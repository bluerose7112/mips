==> flow/design.v <==
module InputBuffer (clk,rst,iData,oData);
	input clk, rst;
	input[7:0] iData;
	output[31:0] oData;
		reg[31:0] oData;
	reg[1:0] cnt;
	reg[31:8] buff;
	always @(negedge clk or negedge rst)
	begin
		if(!rst)
			cnt <= 2'd0;
		else
			cnt <= cnt + 2'b1;
	end
	always @(negedge clk or negedge rst)
	begin
		if(!rst)
			oData <= 32'd0;
		else
			case(cnt)
			2'b00: buff[31:24]	<= iData;
			2'b01: buff[23:16]	<= iData;
			2'b10: buff[15:8]		<= iData;
			2'b11: oData			<= {buff,iData};
			endcase
	end
endmodule
-- Reports on InputBuffer
The steps from the RTL of InputBuffer to its reports follow in flow order.
Line numbers count from 1 in the design file above.
Operators: Yosys type, input widths -> output width; for muxes data width and select width s.
Library cell names are shortened.
Not given: -
- top module: InputBuffer
- clock input: clk
- standard-cell library: sky130hd
- library corner: tt_025C_1v80

-- Word-level counts
Counts by Yosys on the flattened word-level netlist (proc, flatten, opt, wreduce; memories kept). Register bits leave out memories and registers merged into their read ports (data or address); mux counts leave out enables and synchronous resets folded into registers. Print and check cells are left out. Cells with the same type and inputs are merged into one.
- bits in registers at 58
- output and inout port bits at 32
- $add $sub $neg: 1
- noted eq/ne operators: 3
- reductions and logical operators at 4
- operators with widths (kind ; count):
    $reduce_and 2->1 ; 3
    $eq 2x2->1 const B ; 2
    $add 2x1->2 const B ; 1
    $eq 2x1->1 const B ; 1
    $logic_not 2->1 ; 1

-- Logic depth
Longest topological path by Yosys (ltp), each cell counted once; first at word level (registers and memories cut), then after technology mapping (sequential cells cut; the memories' decode and read muxes count).
- depth in word-level cells: 2
- ABC_AREA at 0
- mapped depth at 4
- gate-level depth less buffers at 3

-- After synthesis
Source: synth_stat.txt of the flow (Yosys; design flattened, memories mapped). It holds for the ABC_AREA given above (unset counts as 0); a run with the other value may have another netlist.
Totals and module areas in this step are rounded.
- cell types (cell type ; count):
    dfrtn_1 ; 34
    edfxtp_1 ; 24
    mux2_4 ; 30
    buf_12 ; 3
    ha_1 ; 4
    mux2_2 ; 2
    and2_1 ; 3
    buf_6 ; 1
    inv_1 ; 3
- cell count: 104
- mapped area: 2196 µm²
- flip-flops at 58

--- measured runs ---
InputBuffer through Yosys and OpenROAD on sky130hd: 2 stored runs, unordered, with their settings and measured results. The constraints put input and output delay at 20% of the set period each and load the outputs with 0.01 pF.
Values from the reports are rounded here.

Run 1

==> flow/run.sh <==
#!/bin/bash
# the make line also repeats the synthesis and layout settings of config.mk as NAME=value (left out here)
make -C /OpenROAD-flow-scripts/flow DESIGN_CONFIG=/design/flow/config.mk WORK_HOME=/design/flow/orfs CLKGATE_MAP_FILE= finish
==> flow/config.mk <==
export PLATFORM = sky130hd
export DESIGN_NAME = InputBuffer
export DESIGN_NICKNAME = InputBuffer
export VERILOG_FILES = /design/flow/design.v
export SDC_FILE = /design/flow/constraint.sdc
export NUM_CORES = 4
export LEC_CHECK = 0
export CAP_MARGIN = 20
export CORE_MARGIN = 2
export CORE_UTILIZATION = 38
export MIN_ROUTING_LAYER = met2
export SLEW_MARGIN = 20
export TNS_END_PERCENT = 90
==> flow/constraint.sdc <==
create_clock -name core_clock -period 3.03 [get_ports {clk}]
set_input_delay 0.6060 -clock core_clock [delete_from_list [all_inputs] [get_ports {clk}]]
set_output_delay 0.6060 -clock core_clock [all_outputs]
set_load 0.01 [all_outputs]

Measured in run 1:
- die area at 6,402 µm²
- utilization of the finished layout: 56.1%
- noted the smallest setup slack: 0.016 ns
- noted the chip area in the Yosys report: 2,196 µm²

Run 2

==> flow/run.sh <==
#!/bin/bash
# the make line also repeats the synthesis and layout settings of config.mk as NAME=value (left out here)
make -C /OpenROAD-flow-scripts/flow DESIGN_CONFIG=/design/flow/config.mk WORK_HOME=/design/flow/orfs CLKGATE_MAP_FILE= finish
==> flow/config.mk <==
export PLATFORM = sky130hd
export DESIGN_NAME = InputBuffer
export DESIGN_NICKNAME = InputBuffer
export VERILOG_FILES = /design/flow/design.v
export SDC_FILE = /design/flow/constraint.sdc
export NUM_CORES = 4
export LEC_CHECK = 0
export ABC_AREA = 0
export CAP_MARGIN = 20
export CORE_ASPECT_RATIO = 0.5
export CORE_MARGIN = 2
export CORE_UTILIZATION = 50
export CTS_CLUSTER_SIZE = 95
export GPL_TIMING_DRIVEN = 0
export MAX_ROUTING_LAYER = met4
export PLACE_DENSITY_LB_ADDON = 0.24
export SLEW_MARGIN = 20
export TNS_END_PERCENT = 20
==> flow/constraint.sdc <==
create_clock -name core_clock -period 3.2 [get_ports {clk}]
set_input_delay 0.6400 -clock core_clock [delete_from_list [all_inputs] [get_ports {clk}]]
set_output_delay 0.6400 -clock core_clock [all_outputs]
set_load 0.01 [all_outputs]

Measured in run 2:
- die area at 4,970 µm²
- utilization of the finished layout: 70.8%
- noted the smallest setup slack: 0.056 ns
- noted the chip area in the Yosys report: 2,196 µm²
--- end ---
